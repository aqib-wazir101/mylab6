==> flow/design.v <==
module lab6_source(
    input logic [3:0]num,
    input logic [2:0]sel,
    input logic clk, reset, write,
    output logic [7:0]anode,
    output logic [6:0]cathode
);
    logic [3:0]array_sel[0:7];
    integer i;
    always_ff @(posedge clk or posedge reset) begin
        if(reset) begin
            for(i = 0; i<8; i++) begin
                array_sel[i] <= 4'b0;
            end
        end
        else begin
            if (write) begin
                case(sel)
                    3'b000: array_sel[0] <= num;
                    3'b001: array_sel[1] <= num;
                    3'b010: array_sel[2] <= num;
                    3'b011: array_sel[3] <= num;
                    3'b100: array_sel[4] <= num;
                    3'b101: array_sel[5] <= num;
                    3'b110: array_sel[6] <= num;
                    3'b111: array_sel[7] <= num;
                endcase
            end
            else begin
                case(sel)
                    3'b000: begin 
                    anode <= 8'b11111110;
                    case(array_sel[0]) 
                        4'b0000: cathode <= 7'b0000001;
                        4'b0001: cathode <= 7'b1001111;
                        4'b0010: cathode <= 7'b0010010;
                        4'b0011: cathode <= 7'b0000110;
                        4'b0100: cathode <= 7'b1001100;
                        4'b0101: cathode <= 7'b0100100;
                        4'b0110: cathode <= 7'b0100000;
                        4'b0111: cathode <= 7'b0001111;
                        4'b1000: cathode <= 7'b0000000;
                        4'b1001: cathode <= 7'b0000100;
                        4'b1010: cathode <= 7'b0001000;
                        4'b1011: cathode <= 7'b1100000;
                        4'b1100: cathode <= 7'b0110001;
                        4'b1101: cathode <= 7'b1000010;
                        4'b1110: cathode <= 7'b0110000;
                        4'b1111: cathode <= 7'b0111000;
                        default: cathode <= 7'b0000000;
                    endcase
                    end
                    3'b001: begin 
                    anode <= 8'b11111101;
                    case(array_sel[1]) 
                        4'b0000: cathode <= 7'b0000001;
                        4'b0001: cathode <= 7'b1001111;
                        4'b0010: cathode <= 7'b0010010;
                        4'b0011: cathode <= 7'b0000110;
                        4'b0100: cathode <= 7'b1001100;
                        4'b0101: cathode <= 7'b0100100;
                        4'b0110: cathode <= 7'b0100000;
                        4'b0111: cathode <= 7'b0001111;
                        4'b1000: cathode <= 7'b0000000;
                        4'b1001: cathode <= 7'b0000100;
                        4'b1010: cathode <= 7'b0001000;
                        4'b1011: cathode <= 7'b1100000;
                        4'b1100: cathode <= 7'b0110001;
                        4'b1101: cathode <= 7'b1000010;
                        4'b1110: cathode <= 7'b0110000;
                        4'b1111: cathode <= 7'b0111000;
                        default: cathode <= 7'b0000000;
                    endcase
                    end
                    3'b010: begin 
                    anode <= 8'b11111011;
                    case(array_sel[2]) 
                        4'b0000: cathode <= 7'b0000001;
                        4'b0001: cathode <= 7'b1001111;
                        4'b0010: cathode <= 7'b0010010;
                        4'b0011: cathode <= 7'b0000110;
                        4'b0100: cathode <= 7'b1001100;
                        4'b0101: cathode <= 7'b0100100;
                        4'b0110: cathode <= 7'b0100000;
                        4'b0111: cathode <= 7'b0001111;
                        4'b1000: cathode <= 7'b0000000;
                        4'b1001: cathode <= 7'b0000100;
                        4'b1010: cathode <= 7'b0001000;
                        4'b1011: cathode <= 7'b1100000;
                        4'b1100: cathode <= 7'b0110001;
                        4'b1101: cathode <= 7'b1000010;
                        4'b1110: cathode <= 7'b0110000;
                        4'b1111: cathode <= 7'b0111000;
                        default: cathode <= 7'b0000000;
                    endcase
                    end
                    3'b011: begin 
                    anode <= 8'b11110111;
                    case(array_sel[3]) 
                        4'b0000: cathode <= 7'b0000001;
                        4'b0001: cathode <= 7'b1001111;
                        4'b0010: cathode <= 7'b0010010;
                        4'b0011: cathode <= 7'b0000110;
                        4'b0100: cathode <= 7'b1001100;
                        4'b0101: cathode <= 7'b0100100;
                        4'b0110: cathode <= 7'b0100000;
                        4'b0111: cathode <= 7'b0001111;
                        4'b1000: cathode <= 7'b0000000;
                        4'b1001: cathode <= 7'b0000100;
                        4'b1010: cathode <= 7'b0001000;
                        4'b1011: cathode <= 7'b1100000;
                        4'b1100: cathode <= 7'b0110001;
                        4'b1101: cathode <= 7'b1000010;
                        4'b1110: cathode <= 7'b0110000;
                        4'b1111: cathode <= 7'b0111000;
                        default: cathode <= 7'b0000000;
                    endcase
                    end 
                    3'b100: begin 
                    anode <= 8'b11101111;
                    case(array_sel[4]) 
                        4'b0000: cathode <= 7'b0000001;
                        4'b0001: cathode <= 7'b1001111;
                        4'b0010: cathode <= 7'b0010010;
                        4'b0011: cathode <= 7'b0000110;
                        4'b0100: cathode <= 7'b1001100;
                        4'b0101: cathode <= 7'b0100100;
                        4'b0110: cathode <= 7'b0100000;
                        4'b0111: cathode <= 7'b0001111;
                        4'b1000: cathode <= 7'b0000000;
                        4'b1001: cathode <= 7'b0000100;
                        4'b1010: cathode <= 7'b0001000;
                        4'b1011: cathode <= 7'b1100000;
                        4'b1100: cathode <= 7'b0110001;
                        4'b1101: cathode <= 7'b1000010;
                        4'b1110: cathode <= 7'b0110000;
                        4'b1111: cathode <= 7'b0111000;
                        default: cathode <= 7'b0000000;
                    endcase
                    end
                    3'b101: begin 
                    anode <= 8'b11011111;
                    case(array_sel[5]) 
                        4'b0000: cathode <= 7'b0000001;
                        4'b0001: cathode <= 7'b1001111;
                        4'b0010: cathode <= 7'b0010010;
                        4'b0011: cathode <= 7'b0000110;
                        4'b0100: cathode <= 7'b1001100;
                        4'b0101: cathode <= 7'b0100100;
                        4'b0110: cathode <= 7'b0100000;
                        4'b0111: cathode <= 7'b0001111;
                        4'b1000: cathode <= 7'b0000000;
                        4'b1001: cathode <= 7'b0000100;
                        4'b1010: cathode <= 7'b0001000;
                        4'b1011: cathode <= 7'b1100000;
                        4'b1100: cathode <= 7'b0110001;
                        4'b1101: cathode <= 7'b1000010;
                        4'b1110: cathode <= 7'b0110000;
                        4'b1111: cathode <= 7'b0111000;
                        default: cathode <= 7'b0000000;
                    endcase
                    end 
                    3'b110: begin 
                    anode <= 8'b10111111;
                    case(array_sel[6]) 
                        4'b0000: cathode <= 7'b0000001;
                        4'b0001: cathode <= 7'b1001111;
                        4'b0010: cathode <= 7'b0010010;
                        4'b0011: cathode <= 7'b0000110;
                        4'b0100: cathode <= 7'b1001100;
                        4'b0101: cathode <= 7'b0100100;
                        4'b0110: cathode <= 7'b0100000;
                        4'b0111: cathode <= 7'b0001111;
                        4'b1000: cathode <= 7'b0000000;
                        4'b1001: cathode <= 7'b0000100;
                        4'b1010: cathode <= 7'b0001000;
                        4'b1011: cathode <= 7'b1100000;
                        4'b1100: cathode <= 7'b0110001;
                        4'b1101: cathode <= 7'b1000010;
                        4'b1110: cathode <= 7'b0110000;
                        4'b1111: cathode <= 7'b0111000;
                        default: cathode <= 7'b0000000;
                    endcase
                    end
                    3'b111: begin 
                    anode <= 8'b01111111;
                    case(array_sel[7]) 
                        4'b0000: cathode <= 7'b0000001;
                        4'b0001: cathode <= 7'b1001111;
                        4'b0010: cathode <= 7'b0010010;
                        4'b0011: cathode <= 7'b0000110;
                        4'b0100: cathode <= 7'b1001100;
                        4'b0101: cathode <= 7'b0100100;
                        4'b0110: cathode <= 7'b0100000;
                        4'b0111: cathode <= 7'b0001111;
                        4'b1000: cathode <= 7'b0000000;
                        4'b1001: cathode <= 7'b0000100;
                        4'b1010: cathode <= 7'b0001000;
                        4'b1011: cathode <= 7'b1100000;
                        4'b1100: cathode <= 7'b0110001;
                        4'b1101: cathode <= 7'b1000010;
                        4'b1110: cathode <= 7'b0110000;
                        4'b1111: cathode <= 7'b0111000;
                        default: cathode <= 7'b0000000;
                    endcase
                    end
                endcase
            end
        end
    end
endmodule
== Step by step through the tools: lab6_source ==
Tool output for the design above, in the order of the flow.
Lines are those of the file above, counted from 1.
Library cell names are shortened.
Not given: --

* Top module: lab6_source
* Clock input: clk
* Standard-cell library: sky130hd
* Library corner: tt_025C_1v80

== Word-level counts ==
Yosys after proc, flatten, opt, wreduce and memory -nomap, before mapping. Print and check cells are not counted. Equal cells are merged and count once.
Yosys's memory passes give these memory sizes; they may raise the number of words (mostly to a power of two), join words into wider ones and drop unused or constant bits.

* Eq/ne operators: 7
* Multiplexer cells: 2
* Bitwise operators: 2
* Reductions and logical operators: 10

{| class="wikitable"
|+ Operators with widths
! operator !! number
|-
| case mux 8 bit (select 8 bit) || 1
|-
| case mux 7 bit (select 8 bit) || 1
|-
| AND reduction 2 bit || 9
|-
| == test 3 bit (second input constant) || 4
|-
| == test 3 x 2 -> 1 bit (second input constant) || 2
|-
| == test 3 x 1 -> 1 bit (second input constant) || 1
|-
| zero test 3 bit || 1
|-
| inverter 1 bit || 2
|}

* Bits in registers: 47
* ROM bits: 896
* Memory cells: 8
* Input port bits: 10
* Output and inout port bits: 15
* Elaborated cells: 39

{| class="wikitable"
|+ Memories
! memory !! words !! width !! rd ports !! wr ports !! RTL line !! text
|-
| (no name shown) || 16 || 7 || 1 || 0 || 33 || <nowiki>case(array_sel[0])</nowiki>
|-
| (no name shown) || 16 || 7 || 1 || 0 || 55 || <nowiki>case(array_sel[1])</nowiki>
|-
| (no name shown) || 16 || 7 || 1 || 0 || 77 || <nowiki>case(array_sel[2])</nowiki>
|-
| (no name shown) || 16 || 7 || 1 || 0 || 99 || <nowiki>case(array_sel[3])</nowiki>
|-
| (no name shown) || 16 || 7 || 1 || 0 || 121 || <nowiki>case(array_sel[4])</nowiki>
|-
| (no name shown) || 16 || 7 || 1 || 0 || 143 || <nowiki>case(array_sel[5])</nowiki>
|}

Memories not listed: 2.

== Longest topological paths ==
Depth = most cells in a row (Yosys ltp): at word level without a register or memory, in the mapped netlist without a sequential cell, where the memories' decode and read muxes count.

* Depth after elaboration: 2
* ABC_AREA: 0
* Gate-level depth with buffers: 7
* Mapped depth without buffers: 7

== Synthesis result ==
Source: synth_stat.txt of the flow (Yosys; design flattened, memories mapped). It holds for the ABC_AREA given above (unset counts as 0); a run with the other value may have another netlist.
The area totals of this step are shown rounded.

* Standard cells after synthesis: 446
* Chip area (Yosys): 4056 µm²
* Area of sequential cells: 1251 µm²
* Flip-flop cells: 47
* Buffer cells: 27

{| class="wikitable"
|+ Cells by type
! type !! number !! area in all (µm²)
|-
| dfrtp_1 || 32 || 800.768
|-
| ha_1 || 55 || 688.16
|-
| edfxtp_1 || 15 || 450.432
|-
| mux2_2 || 28 || 315.302
|-
| o21ai_0 || 37 || 185.178
|-
| nand2_1 || 44 || 165.158
|-
| a21oi_1 || 32 || 160.154
|-
| inv_1 || 28 || 105.101
|-
| a211oi_1 || 12 || 90.086
|-
| mux4_2 || 4 || 90.086
|-
| mux2i_1 || 8 || 80.077
|-
| nand2b_1 || 12 || 75.072
|-
| clkbuf_1 || 15 || 56.304
|-
| nor2_1 || 15 || 56.304
|-
| nor2b_1 || 9 || 56.304
|-
| a31oi_1 || 8 || 50.048
|-
| buf_2 || 10 || 50.048
|-
| nand3_1 || 9 || 45.043
|}

Not listed: further types 36, cells in them 73.

== Worst setup path after synthesis ==
Source: OpenSTA report_checks on the synthesized netlist (no wires, ideal clock, input and output delay 20% of the period each), path of least setup slack; recovery checks are left aside. Register names are those of the netlist, which keeps one name where synthesis merged equal registers.

* Path kind: register -> register
* Start: reg array_sel[6][1]
* End: reg cathode[6]
* Clock period: 3.03 ns
* Setup time: 0.261 ns
* Time at the first pin: 0.000 ns
* Data arrival time: 1.671 ns
* Required time: 2.769 ns
* Path slack: 1.098 ns
* Delay of the path: 1.932 ns
* Driving pins on the path: 8
* Path buffers: 0
* Period reached after synthesis: 1.932 ns

"delay of the path" is the arrival time less input delay plus setup time.
"driving pins on the path" counts driving pins, that of a launching flip-flop among them; a cell with two outputs on the path counts twice.
"period reached after synthesis" = period - worst setup slack (recovery checks aside). The figure is calculated, with input and output delays left at 20% of the set period.
Between the ends stands the longest chain of elaborated cells between them, by number of cells; it is not shown to be the way that was timed. Of several equally long chains one is given.
A line is the first line of the expression or statement that the cell stems from. Yosys adds cells for indexed reads and writes and turns some case tables into memories.
The chain passes a memory read, where the word-level depth is cut; so it can be longer than that depth.
At most two assigning lines are given for a register; there are more.

* Path through: dfrtp_1 -> inv_1 -> ha_1 -> nor2b_1 -> nor3b_1 -> a311oi_1 -> or3_1 -> o32a_1
* Length of the longest elaborated chain: 2
* Elaborated cells on any way between the ends: 2
* Source lines of those cells: 2
* Classes of those cells: mux: 1; memory: 1

{| class="wikitable"
|+ Ends and longest elaborated chain, after synthesis
! item !! RTL line !! text
|-
| start: declaration || 8 || <nowiki>logic [3:0]array_sel[0:7];</nowiki>
|-
| start: assignment || 13 || <nowiki>array_sel[i] <= 4'b0;</nowiki>
|-
| start: assignment || 25 || <nowiki>3'b110: array_sel[6] <= num;</nowiki>
|-
| memory read (16 x 7 bit) || 165 || <nowiki>case(array_sel[6])</nowiki>
|-
| case mux 7 bit (select 8 bit) || 30 || <nowiki>case(sel)</nowiki>
|-
| end: assignment || 34 || <nowiki>4'b0000: cathode <= 7'b0000001;</nowiki>
|-
| end: assignment || 35 || <nowiki>4'b0001: cathode <= 7'b1001111;</nowiki>
|-
| end: declaration || 6 || <nowiki>output logic [6:0]cathode</nowiki>
|}

== Path in the finished layout ==
From the final timing report of run 1: the path of least setup slack in the routed layout; clock arrival at registers is part of the times.

* Path kind: register -> register
* Start: reg array_sel[7][1]
* End: reg cathode[6]
* Clock period: 1.93 ns
* Setup time: 0.23 ns
* Time at the first pin: 0.30 ns
* Data arrival time: 2.02 ns
* Required time: 2.01 ns
* Path slack: -0.02 ns
* Driving pins on the path: 8
* Path buffers: 0

Between the ends stands the longest chain of elaborated cells between them, by number of cells; it is not shown to be the way that was timed. Of several equally long chains one is given.
The chain passes a memory read, where the word-level depth is cut; so it can be longer than that depth.
At most two assigning lines are given for a register; there are more.

* Path through: dfrtp_1 -> inv_2 -> ha_4 -> mux2i_1 -> mux2_4 -> o22ai_2 -> or3_1 -> o32a_1
* Length of the longest elaborated chain: 2
* Elaborated cells on any way between the ends: 2
* Source lines of those cells: 2
* Classes of those cells: mux: 1; memory: 1

{| class="wikitable"
|+ Ends and longest elaborated chain, after layout
! item !! RTL line !! text
|-
| start: declaration || 8 || <nowiki>logic [3:0]array_sel[0:7];</nowiki>
|-
| start: assignment || 13 || <nowiki>array_sel[i] <= 4'b0;</nowiki>
|-
| start: assignment || 26 || <nowiki>3'b111: array_sel[7] <= num;</nowiki>
|-
| memory read (16 x 7 bit) || 187 || <nowiki>case(array_sel[7])</nowiki>
|-
| case mux 7 bit (select 8 bit) || 30 || <nowiki>case(sel)</nowiki>
|-
| end: assignment || 34 || <nowiki>4'b0000: cathode <= 7'b0000001;</nowiki>
|-
| end: assignment || 35 || <nowiki>4'b0001: cathode <= 7'b1001111;</nowiki>
|-
| end: declaration || 6 || <nowiki>output logic [6:0]cathode</nowiki>
|}

Add stored flow runs of lab6_source

Module lab6_source, platform sky130hd: 2 stored runs of the flow (Yosys, OpenROAD) with differing settings, in no particular order. Input and output delays are each 20% of the period that was set; the output load is 0.01 pF.
"period achieved" is the run's clock period less its worst setup slack. It is reckoned from that one timing run; input and output delays stay at 20% of the period that was set.
"allowed time less slack (worst setup path)": the worst setup path's part of the clock period (all of it between registers, 20% less for each end at a port) less its slack. A launch clock that arrives late makes it longer, a capture clock that arrives late makes it shorter.
By "total power of the final layout" is meant OpenSTA's value without simulated activity: inputs other than the clock are taken to toggle once in ten clock periods, and the tool carries that through the logic.
The measured numbers are rounded.

=== Run 1 ===
{| class="wikitable"
! Setting !! Value
|-
| period_ns || 1.93
|-
| SETUP_SLACK_MARGIN || 0.23
|-
| CAP_MARGIN || 20
|-
| CORE_MARGIN || 2
|-
| CORE_UTILIZATION || 40
|-
| SLEW_MARGIN || 20
|-
! Result !! Value
|-
| Period achieved || 1.949 ns
|-
| Total power of the final layout || 4736 µW
|-
| Standard-cell area after layout || 5554 µm²
|-
| Allowed time less slack (worst setup path) || 1.95 ns
|-
| Worst setup path type || register -> register
|-
| Total negative setup slack || -0.019 ns
|-
| Area inside the die boundary || 10960 µm²
|-
| Post-synthesis cell area || 4056 µm²
|-
| Utilization after layout || 56.6 %
|-
| Worst setup slack after layout || -0.019 ns
|}

=== Run 2 ===
{| class="wikitable"
! Setting !! Value
|-
| period_ns || 1.24
|-
| CORE_UTILIZATION || 23
|-
| SETUP_SLACK_MARGIN || -0.09
|-
| PLACE_DENSITY || 0.45
|-
| HOLD_SLACK_MARGIN || -0.09
|-
| CELL_PAD_IN_SITES_GLOBAL_PLACEMENT || 0
|-
| ABC_AREA || 1
|-
| GPL_ROUTABILITY_DRIVEN || 1
|-
| CAP_MARGIN || 10
|-
| SLEW_MARGIN || 25
|-
| MIN_ROUTING_LAYER || met2
|-
| CORE_MARGIN || 2
|-
! Result !! Value
|-
| Total negative setup slack || -2.607 ns
|-
| Period achieved || 1.616 ns
|-
| Allowed time less slack (worst setup path) || 1.62 ns
|-
| Worst setup path type || register -> register
|-
| Worst setup slack after layout || -0.376 ns
|-
| Area inside the die boundary || 18700 µm²
|-
| Total power of the final layout || 7523 µW
|-
| Utilization after layout || 35.2 %
|-
| Post-synthesis cell area || 4053 µm²
|-
| Standard-cell area after layout || 6066 µm²
|}
